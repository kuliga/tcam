==> flow/design.v <==
`timescale 1ns / 1ps
 module mem_arr#
	(
		WORD_WIDTH = 8,
		WORD_NUM = 8
	)
	(
		clk,
		rst_n,
		word,
		mask,
		addr,
		opcode,  
		req,
		clr,
		line
	);
input wire clk;
input wire rst_n;
input wire [WORD_WIDTH - 1 : 0] word;
input wire [WORD_WIDTH - 1 : 0] mask;
input wire [$clog2(WORD_NUM) - 1 : 0] addr;
input wire opcode;
input wire req;
input wire clr;
output wire [WORD_NUM - 1 : 0] line;
 reg [2 * WORD_WIDTH - 1 : 0] mem_arr[WORD_NUM - 1 : 0];
reg [WORD_NUM - 1 : 0] entry_valid;
reg [WORD_NUM - 1 : 0] line_reg;
assign line = line_reg;
integer i, j;
always @(posedge clk) begin
	if (rst_n == 1'b0) begin
		entry_valid <= {WORD_NUM{1'b0}};
		for (j = 0; j < WORD_NUM; j = j + 1) begin
			mem_arr[j] <= {2 * WORD_WIDTH{1'b0}};
		end
	end else begin
		if (req == 1'b1 && opcode == 1'b0) begin
			entry_valid[addr] <= ~clr;
			mem_arr[addr][2 * WORD_WIDTH - 1 : WORD_WIDTH] <= word;
			mem_arr[addr][WORD_WIDTH - 1 : 0] <= mask;
		end
	end
end
always @(posedge clk) begin
	if (rst_n == 1'b0) begin
        line_reg <= {WORD_WIDTH{1'b0}};
	end else begin
		if (req == 1'b1 && opcode == 1'b1) begin
			for (i = 0; i < WORD_NUM; i = i + 1) begin
				line_reg[i] <= entry_valid[i] &
				                ((word & mem_arr[i][WORD_WIDTH - 1 : 0]) ==
						mem_arr[i][2 * WORD_WIDTH - 1 : WORD_WIDTH]);
			end
		end
	end
end
endmodule
`timescale 1ns / 1ps
  module priority_encoder#
	(
		N = 8  
	)
	(
		in,
		idx,
		vld
	);
input wire [N - 1 : 0] in;
output wire [$clog2(N) - 1 : 0] idx;
output wire vld;
localparam N_K = N / 2;  
generate
    if (N == 2) begin   
		assign vld = in[0] | in[1];
		assign idx = in[0] ? (1'b0) : (in[1] ? (1'b1) : (1'bX));
	end else begin  
		wire [$clog2(N_K) - 1 : 0] idx0, idx1;
		wire vld0, vld1;
		priority_encoder#
		(
			.N(N_K)
		)
		priority_encoder_0
		(
			.in(in[N_K - 1 : 0]),
			.vld(vld0),
			.idx(idx0)
		);
		priority_encoder#
		(
			.N(N_K)
		)
		priority_encoder_1
		(
			.in(in[N - 1 : N_K]),
			.vld(vld1),
			.idx(idx1)
		);
		assign vld = vld0 | vld1;
		assign idx = vld ? (vld0 ? {1'b0, idx0} : {1'b1, idx1}) : (1'bX); 
	end
endgenerate
endmodule
`timescale 1ns / 1ps
module ram#
	(
		DATA_WIDTH = 8, 
		ADDR_WIDTH = 8
	)
	(
		clk,
		rst_n,
		wr_addr,
		wr_en,
		wr_data,
		rd_addr,
		rd_data
	);
input wire clk;
input wire rst_n;
input wire [ADDR_WIDTH - 1 : 0] wr_addr;
input wire wr_en;
input wire [DATA_WIDTH - 1 : 0] wr_data;
input wire [ADDR_WIDTH - 1 : 0] rd_addr;
output wire [DATA_WIDTH - 1 : 0] rd_data;
(* ram_style="block" *)reg [DATA_WIDTH - 1 : 0] mem[2 ** ADDR_WIDTH - 1 : 0];
reg [DATA_WIDTH - 1 : 0] rd_data_reg;
assign rd_data = rd_data_reg;
integer i;
always @(posedge clk) begin
	if (rst_n == 1'b0) begin
		for (i = 0; i < 2 ** ADDR_WIDTH; i = i + 1) begin
			mem[i] <= {DATA_WIDTH{1'b0}};
		end
	end else begin
		if (wr_en == 1'b1) begin
			mem[wr_addr] <= wr_data; 
		end
		rd_data_reg <= mem[rd_addr];
	end
end
endmodule
`timescale 1ns / 1ps
module tcam#
	(
		WORD_WIDTH = 8,
		ADDR_WIDTH = 4,
		DATA_WIDTH = 8,
		DATA_SIZE_PER_ENTRY = 4
	)
	(
		clk,
		rst_n,
		ack,
		opcode,  
		req,
		clr,
		word,
		mask_in,
		addr_in,
		data_in,
		valid,
		data_out
	);
input wire clk;
input wire rst_n;
input wire ack;
input wire opcode;
input wire req;
input wire clr;
input wire [WORD_WIDTH - 1 : 0] word;
input wire [WORD_WIDTH - 1 : 0] mask_in;
input wire [ADDR_WIDTH - 1 : 0] addr_in;
input wire [DATA_WIDTH - 1 : 0] data_in;
output wire valid;
output wire [DATA_WIDTH - 1 : 0] data_out;
reg valid_reg;
wire valid_wire;
wire vld;
assign valid = ack ? 1'b0 : valid_reg;
wire [2 ** ADDR_WIDTH - 1 : 0] line;
wire [ADDR_WIDTH - 1 : 0] encoded_addr;
assign valid_wire = vld; 
always @(posedge clk) begin
    if (rst_n == 1'b0) begin
        valid_reg <= 1'b0;
    end else begin
        valid_reg <= valid_wire;
    end
end
mem_arr#
	(
		.WORD_WIDTH(WORD_WIDTH),
		.WORD_NUM(2 **ADDR_WIDTH)
	)
mem_arr_0	
	(
		.clk(clk),
		.rst_n(rst_n),
		.opcode(opcode),
		.req(req),
		.clr(clr),
		.word(word),
		.mask(mask_in),
		.addr(addr_in),
		.line(line)
	);
priority_encoder#
	(
		.N(2 ** ADDR_WIDTH)
	)
priority_encoder_0
	(
		.in(line),
		.vld(vld),
		.idx(encoded_addr)
	);
ram#
	(
		.DATA_WIDTH(DATA_WIDTH),
		.ADDR_WIDTH(ADDR_WIDTH)
	)
ram_0
	(
		.clk(clk),
		.rst_n(rst_n),
		.wr_addr(addr_in),
		.wr_en(~opcode),
		.wr_data(data_in),
		.rd_addr(encoded_addr),
		.rd_data(data_out)
	);
endmodule
# Reports on tcam
# The steps from the RTL of tcam to its reports follow in flow order.
# Line numbers count from 1 in the design file above.
# Cell names lack the library's common part.
# The mark - stands for no value.
[setup]
design = "tcam"
clock = "clk"
library = "sky130hd"
pvt_corner = "tt_025C_1v80"

# After elaboration
# Counts by Yosys on the flattened word-level netlist (proc, flatten, opt, wreduce; memories kept). Register bits leave out memories and registers merged into their read ports (data or address). Print and check cells are left out. Cells with the same type and inputs are merged into one.
# Yosys's memory passes give these memory sizes; they may raise the number of words (mostly to a power of two), join words into wider ones and drop unused or constant bits.
[bits]
register_bits = 33
mem_bits_rw = 384
n_memories = 2
out_inout_bits = 9
elab_cells = 134
[op_classes]
n_addsub = 1
eq_ne = 16
shifts = 2
n_mux = 41
logic = 52
reduce_and_logical = 2
[mem_list]
columns = ["name", "size", "width", "line", "rtl"]
rows = [
  ["mem_arr_0.mem_arr", 16, 16, 27, "reg [2 * WORD_WIDTH - 1 : 0] mem_arr[WORD_NUM - 1 : 0];"],
  ["ram_0.mem", 16, 8, 128, "(* ram_style=\"block\" *)reg [DATA_WIDTH - 1 : 0] mem[2 ** ADDR_WIDTH - 1 : 0];"],
]
[ops]
columns = ["op", "n"]
rows = [
  ["equality test 8 bit", 16],
  ["AND 8 bit", 16],
  ["two-way mux 16 bit", 4],
  ["two-way mux 1 bit", 22],
  ["AND 1 bit", 16],
  ["variable shift 1 x 5 -> 16 bit", 1],
  ["variable shift 1 x 5 -> 16 bit (first input constant)", 1],
  ["AND 16 bit", 1],
  ["bitwise OR 16 bit", 1],
  ["NOT 16 bit", 1],
  ["two-way mux 8 bit", 2],
  ["two-way mux 4 bit", 4],
  ["bitwise OR 1 bit", 15],
  ["two-way mux 2 bit", 6],
  ["two-way mux 3 bit", 3],
  ["negator 4 -> 5 bit", 1],
  ["logical AND 1 bit", 2],
  ["NOT 1 bit", 2],
]

# Logic depth
# Yosys ltp: most cells in a row. Word level: on the elaborated netlist, between registers, memories and ports. Mapped: between sequential cells and ports; inverters and the memories' decode and read muxes count.
[logic_depth]
word_depth = 8
ABC_AREA = 1
mapped_depth = 15

# Mapped cells and area
# Source: synth_stat.txt of the flow (Yosys; design flattened, memories mapped). It holds for the ABC_AREA given above (unset counts as 0); a run with the other value may have another netlist.
[mapped]
cells = 1941
mapped_area_um2 = 19458.7
seq_area_um2 = 12431.9
flip_flops = 425
buffers = 99
[types]
columns = ["cell_type", "n", "type_area_um2"]
rows = [
  ["edfxtp_1", 392, 1.18E+04],
  ["nor2_1", 445, 1.67E+03],
  ["nand2_1", 351, 1.32E+03],
  ["dfxtp_1", 33, 660.634],
  ["nand3_1", 132, 660.634],
  ["inv_1", 143, 536.765],
  ["xnor2_1", 59, 516.746],
  ["a21oi_1", 48, 240.23],
  ["nand3b_1", 30, 225.216],
  ["o21ai_0", 41, 205.197],
  ["nor3_1", 37, 185.178],
  ["clkbuf_1", 46, 172.666],
  ["buf_2", 34, 170.163],
  ["buf_6", 11, 123.869],
  ["nand4_1", 18, 112.608],
  ["nor4_1", 14, 87.584],
  ["nand3b_2", 7, 78.826],
  ["xor2_1", 9, 78.826],
]
# Other cell types: 27; their cells: 91.

# Worst setup path after synthesis
# Source: OpenSTA report_checks on the synthesized netlist (no wires, ideal clock, input and output delay 20% of the period each), path of least setup slack; recovery checks are left aside. Register names are those of the netlist, which keeps one name where synthesis merged equal registers.
[synth_path]
path_type = "input -> register"
from = "input addr_in[0]"
to = "memory mem_arr_0.mem_arr[0][0]"
period_ps = 3590
in_delay_ps = 718
launch_ps = 718
t_arrival_ps = 2198
setup_slack_ps = 1020
delay_ps = 1852
driving_pins = 9
n_path_buf = 1
period_less_setup_slack_ps = 2570
# "delay_ps" = arrival - input delay + setup time.
# "driving_pins" counts driving pins, that of a launching flip-flop among them; a cell with two outputs on the path counts twice.
# "period_less_setup_slack_ps" = period - worst setup slack (recovery checks aside). The figure is calculated, with input and output delays left at 20% of the set period.
[synth_via]
cell_sequence = "inv_1 > ha_1 > nand2_1 > nor2_1 > inv_1 > nor2_1 > nand2_1 > clkbuf_1 > nand2_1"
[synth_rtl]
columns = ["element", "line", "rtl"]
rows = [
  ["start: declaration", 175, "input wire [ADDR_WIDTH - 1 : 0] addr_in;"],
  ["end: declaration", 27, "reg [2 * WORD_WIDTH - 1 : 0] mem_arr[WORD_NUM - 1 : 0];"],
]
# Chain of elaborated cells between the ends: none given.

# Path in the finished layout
# From the final timing report of stored run 1: the path of least setup slack in the routed layout; clock arrival at registers is part of the times.
# The path's times are printed in steps of 10 ps; the period is the one set.
[layout_path]
path_type = "register -> register"
from = "register mem_arr_0.line_reg[1]"
to = "register ram_0.rd_data_reg[5]"
period_ps = 1670
launch_ps = 560
t_arrival_ps = 2520
setup_slack_ps = -570
driving_pins = 15
n_path_buf = 2
# The rows between start and end are the longest chain of elaborated cells between them; the timing report does not say that the signal goes this way. Where chains are equally long, one stands for them.
# Each line given opens the expression or statement behind the cell; cells for indexed reads and writes are added by Yosys, which also makes memories of some case tables.
[layout_via]
cell_sequence = "dfxtp_4 > nor2_4 > inv_2 > nor2_4 > buf_12 > inv_6 > nor2_8 > nand2_8 > nand2_8 > buf_8 > nand2_1 > nand3_1 > nand3_4 > nand3_1 > nand2_1"
elab_chain_cells = 6
cone_cells = 10
cone_lines = 4
classes_between = "mux: 6; logic: 4"
[layout_rtl]
columns = ["element", "line", "rtl"]
rows = [
  ["start: declaration", 29, "reg [WORD_NUM - 1 : 0] line_reg;"],
  ["start: assignment", 48, "line_reg <= {WORD_WIDTH{1'b0}};"],
  ["start: assignment", 52, "line_reg[i] <= entry_valid[i] &"],
  ["two-way mux 1 bit (2 in a row)", 77, "assign idx = in[0] ? (1'b0) : (in[1] ? (1'b1) : (1'bX));"],
  ["two-way mux 2 bit", 102, "assign idx = vld ? (vld0 ? {1'b0, idx0} : {1'b1, idx1}) : (1'bX);"],
  ["two-way mux 3 bit", 102, ""],
  ["two-way mux 4 bit (2 in a row)", 102, ""],
  ["end: declaration", 129, "reg [DATA_WIDTH - 1 : 0] rd_data_reg;"],
]

# Flow measurements of tcam on sky130hd: 2 stored runs with different settings, listed in no order. Input and output delays are each 20% of the period that was set; the output load is 0.01 pF.
# "period_reached_ps" is the run's clock period less its worst setup slack. It is reckoned from that one timing run; input and output delays stay at 20% of the period that was set.
# "total_power_mw" is the tool's figure for a default switching activity; nothing was simulated.

[[run]]
name = "stored run 1"
[run.settings]
period_ns = 1.67
CORE_UTILIZATION = 56
PLACE_DENSITY_LB_ADDON = 0.05
CORE_ASPECT_RATIO = 0.63
ABC_AREA = 1
CTS_CLUSTER_SIZE = 69
CAP_MARGIN = 35
SLEW_MARGIN = 10
MIN_ROUTING_LAYER = "met2"
CORE_MARGIN = 2
[run.results]
dieArea_um2 = 36294.5
total_power_mw = 24.480
utilization_pct = 72.5
period_reached_ps = 2236
stdcell_area_um2 = 24941.4
setup_worst_slack_ps = -566
yosys.chip_area_um2 = 19458.7
timing.setup.tns_ps = -4021
hold_ws_ps = 367

[[run]]
name = "stored run 2"
[run.settings]
period_ns = 3.89
CORE_UTILIZATION = 27
SETUP_SLACK_MARGIN = 0.3
PLACE_DENSITY = 0.48
CORE_MARGIN = 3
ABC_AREA = 1
CTS_CLUSTER_SIZE = 58
CAP_MARGIN = 0
MIN_ROUTING_LAYER = "met1"
MAX_ROUTING_LAYER = "met5"
SLEW_MARGIN = 20
[run.results]
dieArea_um2 = 75325.5
total_power_mw = 10.322
utilization_pct = 31.8
period_reached_ps = 2838
stdcell_area_um2 = 22469.0
setup_worst_slack_ps = 1052
yosys.chip_area_um2 = 19458.7
timing.setup.tns_ps = 0
hold_ws_ps = 470
